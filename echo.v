==> flow/design.v <==
module echo(
	input echo_button_bar,
	input reset_bar,
	input clk,
	input RX,
	output RC_bar,
	output TX,
	output TC_bar
    );
wire RC;
wire TC;
assign RC_bar = ~RC;
assign TC_bar = ~TC;
wire echo_button;
wire reset;
assign reset = ~reset_bar;
assign echo_button = ~echo_button_bar;
wire [7:0] data_bus;
wire read_complete;
wire write_enable;
assign write_enable = RC && TC;
assign read_complete = RC && TC;
uart_rx uart_rx (reset,	clk, data_bus, read_complete, RC, RX);
uart_tx uart_tx (reset, clk, data_bus, write_enable,	TC, TX);
endmodule
module uart_rx(
	 input reset,					 
	 input clk,						 
    output reg [7:0] data_out, 
	 input read_complete,		 
    output reg RC,				 
    input RX						 
    );
	reg [1:0] state;
	reg [7:0] rx_buff;	 
	reg [2:0] bit_addr;	 
	reg [63:0] count;		 
	parameter clk_frequency  = 50000000;
	parameter baud_rate      = 9600;
	parameter full_bit_count = (clk_frequency/baud_rate) - 1;
	parameter half_bit_count = ((clk_frequency/baud_rate)/2) - 1;
	parameter one_half_bit_count = full_bit_count + half_bit_count + 1;
	parameter IDLE = 2'b00;
	parameter START = 2'b01;
	parameter BIT_WR = 2'b10;
	parameter STOP = 2'b11;
	always@(posedge clk) begin
		if(reset) begin
			state <= IDLE;
			RC <= 0;
		end
		else begin
			if(read_complete)
				RC <= 1'b0;
			case(state)
				IDLE :									 
					begin
						if(RX == 0) begin
							count <= 0;
							state <= START;
						end
					end
				START :									 
					begin
						if(count == half_bit_count) begin
							count <= 0;
							bit_addr <= 0;
							state <= BIT_WR;
						end
						else
							count <= count + 1;
					end
				BIT_WR :									 
					begin
						if(count == full_bit_count) begin
							count <= 0;
							rx_buff[bit_addr] <= RX;
							if(bit_addr == 7) begin
								state <= STOP;
							end
							else begin
								bit_addr <= bit_addr + 1;
							end
						end
						else
							count <= count + 1;
					end
				STOP :									 
					begin
						if(count == full_bit_count) begin
							if(RX == 1) begin
								RC <= 1'b1;
								state <= IDLE;
								count <= 0;
								data_out <= rx_buff;
							end
						end
						else
							count <= count + 1;
					end
			endcase
		end
	end
endmodule
module uart_tx(
	 input reset,				 
	 input clk,					 
    input [7:0] data_in,	 
    input write_enable,		 
    output reg TC,			 
    output reg TX				 
    );
	reg [1:0] state;
	reg [7:0] tx_buff;	 
	reg [2:0] bit_addr;	 
	reg [63:0] count;		 
	parameter clk_frequency  = 50000000;
	parameter baud_rate      = 9600;
	parameter full_bit_count = (clk_frequency/baud_rate) - 1;
	parameter half_bit_count = ((clk_frequency/baud_rate)/2) - 1;
	parameter IDLE = 2'b00;
	parameter START = 2'b01;
	parameter BIT_WR = 2'b10;
	parameter STOP = 2'b11;
	always@(posedge clk) begin
		if(reset) begin
			state <= IDLE;
			TX <= 1;
			TC <= 1;
		end
		else begin
			case(state)
				IDLE :									 
					begin
						if(write_enable) begin
							tx_buff <= data_in;
							TX <= 0;
							TC <= 0;
							count <= 0;
							state <= START;
						end
						else begin
							TX <= 1;
							TC <= 1;
						end
					end
				START :									 
					begin
						if(count == full_bit_count) begin
							count <= 0;
							TX <= tx_buff[0];
							bit_addr <= 1;
							state <= BIT_WR;
						end
						else
							count <= count + 1;
					end
				BIT_WR :									 
					begin
						if(count == full_bit_count) begin
							count <= 0;
							if(bit_addr == 0) begin
								state <= STOP;
								TX <= 1'b1;
							end
							else begin
								TX <= tx_buff[bit_addr];
								bit_addr <= bit_addr + 1;
							end
						end
						else
							count <= count + 1;
					end
				STOP :									 
					begin
						if(count == full_bit_count) begin
							count <= 0;
							state <= IDLE;
							TC <= 1'b1;
						end
						else
							count <= count + 1;
					end
			endcase
		end
	end
endmodule
Reports on echo
Tool output for the design above, in the order of the flow.
Lines are those of the file above, counted from 1.
{"block": "design", "top": "echo", "clock_port": "clk", "library": "sky130hd", "pvt_corner": "tt_025C_1v80"}

Word level
Counts by Yosys on the flattened word-level netlist (proc, flatten, opt, wreduce; memories kept). Register bits leave out memories and registers merged into their read ports (data or address). Print and check cells are left out. Cells with the same type and inputs are merged into one.
{"block": "word_totals", "reg_bits": 165, "in_bits": 4, "output_inout_bits": 3, "wordCells": 116}
{"block": "classes", "add_sub_neg": 5, "bitwise": 6, "equal": 24, "n_reduce_logical": 23, "mux": 43, "n_shift": 3}
{"block": "ops", "operator": "2-to-1 mux 64 bit", "count": 7}
{"block": "ops", "operator": "parallel mux 64 bit (select 4 bit)", "count": 1}
{"block": "ops", "operator": "adder 64 x 1 -> 64 bit with constant B", "count": 2}
{"block": "ops", "operator": "== test 64 x 13 -> 1 bit with constant B", "count": 2}
{"block": "ops", "operator": "parallel mux 64 bit (select 2 bit)", "count": 1}
{"block": "ops", "operator": "== test 64 x 12 -> 1 bit with constant B", "count": 1}
{"block": "ops", "operator": "2-to-1 mux 2 bit", "count": 11}
{"block": "ops", "operator": "2-to-1 mux 3 bit", "count": 6}
{"block": "ops", "operator": "inequality test 2 x 1 -> 1 bit with constant B", "count": 8}
{"block": "ops", "operator": "parallel mux 2 bit (select 4 bit)", "count": 2}
{"block": "ops", "operator": "2-to-1 mux 8 bit", "count": 2}
{"block": "ops", "operator": "AND reduction 3 bit", "count": 4}
{"block": "ops", "operator": "parallel mux 3 bit (select 2 bit)", "count": 2}
{"block": "ops", "operator": "inequality test 2 bit with constant B", "count": 5}
{"block": "ops", "operator": "AND reduction 5 bit", "count": 2}
{"block": "ops", "operator": "2-to-1 mux 1 bit", "count": 9}
{"block": "ops", "operator": "variable shift 1 x 4 -> 8 bit", "count": 1}
{"block": "ops", "operator": "variable shift 1 x 4 -> 8 bit with constant A", "count": 1}
{"block": "ops", "operator": "== test 2 bit with constant B", "count": 4}
{"block": "ops", "operator": "AND reduction 4 bit", "count": 2}
{"block": "ops", "operator": "nonzero test 4 bit", "count": 2}
{"block": "ops", "operator": "variable part select 8 x 3 -> 1 bit", "count": 1}
{"block": "ops", "operator": "bitwise AND 8 bit", "count": 1}
{"block": "ops", "operator": "bitwise OR 8 bit", "count": 1}
{"block": "ops", "operator": "inverter 8 bit", "count": 1}
{"block": "ops", "operator": "AND reduction 7 bit", "count": 1}
{"block": "ops", "operator": "nonzero test 2 bit", "count": 3}
{"block": "ops", "operator": "adder 3 x 1 -> 3 bit with constant B", "count": 2}
Not listed: further kinds 14, cells in them 19.

Depth
Depth = most cells in a row (Yosys ltp): at word level without a register or memory, in the mapped netlist without a sequential cell, where the memories' decode and read muxes count.
{"block": "logic_depth", "word_depth": 7, "ABC_AREA": 0, "ltp_mapped": 9, "depth_no_buf": 6}

Synthesis result
Source: synth_stat.txt of the flow (Yosys; design flattened, memories mapped). It holds for the ABC_AREA given above (unset counts as 0); a run with the other value may have another netlist.
Totals and module areas in this step are rounded.
{"block": "by_type", "type": "sky130_fd_sc_hd__edfxtp_1", "count": 158, "type_area_um2": 4744.55}
{"block": "by_type", "type": "sky130_fd_sc_hd__nand4_1", "count": 58, "type_area_um2": 362.848}
{"block": "by_type", "type": "sky130_fd_sc_hd__xnor2_1", "count": 41, "type_area_um2": 359.094}
{"block": "by_type", "type": "sky130_fd_sc_hd__xor2_1", "count": 39, "type_area_um2": 341.578}
{"block": "by_type", "type": "sky130_fd_sc_hd__nor4_1", "count": 54, "type_area_um2": 337.824}
{"block": "by_type", "type": "sky130_fd_sc_hd__a21oi_1", "count": 59, "type_area_um2": 295.283}
{"block": "by_type", "type": "sky130_fd_sc_hd__nand2_1", "count": 65, "type_area_um2": 243.984}
{"block": "by_type", "type": "sky130_fd_sc_hd__nor2_1", "count": 64, "type_area_um2": 240.23}
{"block": "by_type", "type": "sky130_fd_sc_hd__dfxtp_1", "count": 11, "type_area_um2": 220.211}
{"block": "by_type", "type": "sky130_fd_sc_hd__nand3_1", "count": 42, "type_area_um2": 210.202}
{"block": "by_type", "type": "sky130_fd_sc_hd__o21ai_0", "count": 37, "type_area_um2": 185.178}
{"block": "by_type", "type": "sky130_fd_sc_hd__or3_1", "count": 29, "type_area_um2": 181.424}
{"block": "by_type", "type": "sky130_fd_sc_hd__a22oi_1", "count": 24, "type_area_um2": 180.173}
{"block": "by_type", "type": "sky130_fd_sc_hd__or4_1", "count": 20, "type_area_um2": 150.144}
{"block": "by_type", "type": "sky130_fd_sc_hd__o31ai_1", "count": 18, "type_area_um2": 135.13}
{"block": "by_type", "type": "sky130_fd_sc_hd__clkbuf_1", "count": 34, "type_area_um2": 127.622}
{"block": "by_type", "type": "sky130_fd_sc_hd__and3_1", "count": 20, "type_area_um2": 125.12}
{"block": "by_type", "type": "sky130_fd_sc_hd__nor3_1", "count": 24, "type_area_um2": 120.115}
Other cell types: 45; their cells: 131.
{"block": "synth_totals", "ffs": 169, "sequential_area_um2": 4965, "stdcells": 928, "mapped_area_um2": 9557, "n_buf": 46}
The figures by module come from a second, unflattened synthesis with its own total; it is not the netlist above.
{"block": "hier_totals", "hier_cells": 960, "area_unflattened_um2": 9899}
Each row is one instance without its submodules.
{"block": "modules", "mod": "uart_rx", "cells": 489, "n_inst": 1, "area_um2": 5099, "mod_seq_area_um2": 2592}
{"block": "modules", "mod": "uart_tx", "cells": 467, "n_inst": 1, "area_um2": 4783, "mod_seq_area_um2": 2372}
{"block": "modules", "mod": "echo", "cells": 4, "n_inst": 1, "area_um2": 17.5, "mod_seq_area_um2": 0.0}

Timing after synthesis
OpenSTA on the mapped netlist: ideal clock, no wires. The path of least setup slack (recovery checks aside). Input and output delay are each 20% of the period. Register names are those of the netlist, which keeps one name where synthesis merged equal registers.
{"block": "synth_path", "path_type": "input-to-reg", "from": "input reset_bar", "to": "register uart_rx.count[0]", "tclk_ns": 5.63, "required_ns": 5.106, "setup_ns": 0.524, "driving_pins": 3, "t_first_pin_ns": 1.126, "delay_ns": 4.202, "n_path_buf": 0, "arrival_time_ns": 4.804, "setup_slack_ns": 0.301, "in_delay_ns": 1.126, "period_less_setup_slack_ns": 5.329}
"delay_ns" = arrival - input delay + setup time.
"driving_pins": output pins that drive a net of the path, with the launching flip-flop's if there is one; two outputs of one cell count as two.
"period_less_setup_slack_ns" is the clock period less the worst setup slack; recovery checks do not enter. This is arithmetic on one report: input and output delays are still those of the set period (20% each).
Between the ends stands the longest chain of elaborated cells between them, by number of cells; it is not shown to be the way that was timed. Of several equally long chains one is given.
A line is the first line of the expression or statement that the cell stems from. Yosys adds cells for indexed reads and writes and turns some case tables into memories.
A register here has more assigning lines than the two given.
{"block": "synth_via", "path_cell_list": "sky130_fd_sc_hd__clkinv_1 -> sky130_fd_sc_hd__a221o_1 -> sky130_fd_sc_hd__a31oi_1", "elab_chain_len": 1, "cone_cells": 1, "lines_between": 0, "cone_classes": "1 x reduce/logical"}
{"block": "synth_rtl", "element": "from (decl)", "line": 3, "rtl": "input reset_bar,"}
{"block": "synth_rtl", "element": "AND reduction 4 bit"}
{"block": "synth_rtl", "element": "to (assign)", "line": 71, "rtl": "count <= count + 1;"}
{"block": "synth_rtl", "element": "to (assign)", "line": 86, "rtl": "count <= count + 1;"}
{"block": "synth_rtl", "element": "to (decl)", "line": 37, "rtl": "reg [63:0] count;"}

Timing after layout
From the final timing report of entry B: the path of least setup slack in the routed layout; clock arrival at registers is part of the times.
{"block": "layout_path", "path_type": "reg-to-reg", "from": "register uart_rx.count[14]", "to": "register uart_rx.count[45]", "arrival_time_ns": 3.53, "setup_ns": 0.26, "n_path_buf": 2, "required_ns": 5.33, "t_first_pin_ns": 0.42, "tclk_ns": 5.17, "driving_pins": 8, "setup_slack_ns": 1.80}
Between the ends stands the longest chain of elaborated cells between them, by number of cells; it is not shown to be the way that was timed. Of several equally long chains one is given.
A register here has more assigning lines than the two given.
Ways into the end's enable are left out, as the timed path ends at the data pin.
{"block": "layout_via", "path_cell_list": "sky130_fd_sc_hd__edfxtp_1 -> sky130_fd_sc_hd__nor4_1 -> sky130_fd_sc_hd__nand4_1 -> sky130_fd_sc_hd__nor4_2 -> sky130_fd_sc_hd__buf_4 -> sky130_fd_sc_hd__a41o_2 -> sky130_fd_sc_hd__buf_4 -> sky130_fd_sc_hd__a22oi_1", "elab_chain_len": 3, "cone_cells": 7, "cone_classes": "1 x add/sub; 2 x eq/ne; 4 x mux"}
{"block": "layout_rtl", "element": "from (decl)", "line": 37, "rtl": "reg [63:0] count;"}
{"block": "layout_rtl", "element": "from (assign)", "line": 71, "rtl": "count <= count + 1;"}
{"block": "layout_rtl", "element": "from (assign)", "line": 86, "rtl": "count <= count + 1;"}
{"block": "layout_rtl", "element": "adder 64 x 1 -> 64 bit", "line": 99, "rtl": "count <= count + 1;"}
{"block": "layout_rtl", "element": "2-to-1 mux 64 bit", "line": 90, "rtl": "if(count == full_bit_count) begin"}
{"block": "layout_rtl", "element": "parallel mux 64 bit (select 4 bit)", "line": 55, "rtl": "case(state)"}
{"block": "layout_rtl", "element": "to (assign)", "line": 71}
{"block": "layout_rtl", "element": "to (assign)", "line": 86}
{"block": "layout_rtl", "element": "to (decl)", "line": 37}

Add stored flow runs of echo

Design echo on sky130hd. What follows are 2 stored runs of the flow, each under its own settings; their order means nothing. The constraints put input and output delay at 20% of the set period each and load the outputs with 0.01 pF.
By "achieved_period_ns" is meant the clock period of the run minus its worst setup slack. This is arithmetic on one report: input and output delays are still those of the set period (20% each).
"worstPathTime_ns" means the part of the period allowed to the worst setup path (the constraints hold back 20% at inputs and 20% at outputs) less its slack; where the path has registers, the arrival times of their clocks count too.
"total_power_mw" is the tool's figure for a default switching activity; nothing was simulated.
Values from the reports are rounded here.

Entry A
==> flow/run.sh <==
#!/bin/bash
# the make line also repeats the synthesis and layout settings of config.mk as NAME=value (left out here)
make -C /OpenROAD-flow-scripts/flow DESIGN_CONFIG=/design/flow/config.mk WORK_HOME=/design/flow/orfs CLKGATE_MAP_FILE= finish
==> flow/config.mk <==
export PLATFORM = sky130hd
export DESIGN_NAME = echo
export DESIGN_NICKNAME = echo
export VERILOG_FILES = /design/flow/design.v
export SDC_FILE = /design/flow/constraint.sdc
export NUM_CORES = 4
export LEC_CHECK = 0
export ABC_AREA = 1
export CAP_MARGIN = 20
export CELL_PAD_IN_SITES_GLOBAL_PLACEMENT = 2
export CORE_ASPECT_RATIO = 0.5
export CORE_MARGIN = 10
export CORE_UTILIZATION = 72
export GPL_ROUTABILITY_DRIVEN = 1
export GPL_TIMING_DRIVEN = 0
export MAX_ROUTING_LAYER = met5
export MIN_ROUTING_LAYER = met2
export PLACE_DENSITY_LB_ADDON = 0.02
export SLEW_MARGIN = 40
==> flow/constraint.sdc <==
create_clock -name core_clock -period 3.03 [get_ports {clk}]
set_input_delay 0.6060 -clock core_clock [delete_from_list [all_inputs] [get_ports {clk}]]
set_output_delay 0.6060 -clock core_clock [all_outputs]
set_load 0.01 [all_outputs]

==> results of entry A, as JSON <==
{
  "outcome": "no final report: placement broke off with FLW-0024"
}

Entry B
==> flow/run.sh <==
#!/bin/bash
# the make line also repeats the synthesis and layout settings of config.mk as NAME=value (left out here)
make -C /OpenROAD-flow-scripts/flow DESIGN_CONFIG=/design/flow/config.mk WORK_HOME=/design/flow/orfs CLKGATE_MAP_FILE= finish
==> flow/config.mk <==
export PLATFORM = sky130hd
export DESIGN_NAME = echo
export DESIGN_NICKNAME = echo
export VERILOG_FILES = /design/flow/design.v
export SDC_FILE = /design/flow/constraint.sdc
export NUM_CORES = 4
export LEC_CHECK = 0
export ABC_AREA = 0
export CAP_MARGIN = 20
export CELL_PAD_IN_SITES_GLOBAL_PLACEMENT = 1
export CORE_MARGIN = 2
export CORE_UTILIZATION = 36
export CTS_CLUSTER_DIAMETER = 306
export PLACE_DENSITY_LB_ADDON = 0.05
export SLEW_MARGIN = 40
==> flow/constraint.sdc <==
create_clock -name core_clock -period 5.17 [get_ports {clk}]
set_input_delay 1.0340 -clock core_clock [delete_from_list [all_inputs] [get_ports {clk}]]
set_output_delay 1.0340 -clock core_clock [all_outputs]
set_load 0.01 [all_outputs]

==> results of entry B, as JSON <==
{
  "post_route_util_pct": 41.0,
  "achieved_period_ns": 3.371,
  "total_power_mw": 2.995,
  "post_route_stdcell_area_um2": 10670,
  "yosys_chip_area_um2": 9557,
  "final_setup_tns_ns": 0.000,
  "fin_ws_ns": 1.799,
  "worstPathTime_ns": 3.37,
  "timing.worst_path_kind": "reg-to-reg",
  "total_die_area_um2": 27870,
  "fin_hold_ws_ns": 0.424
}
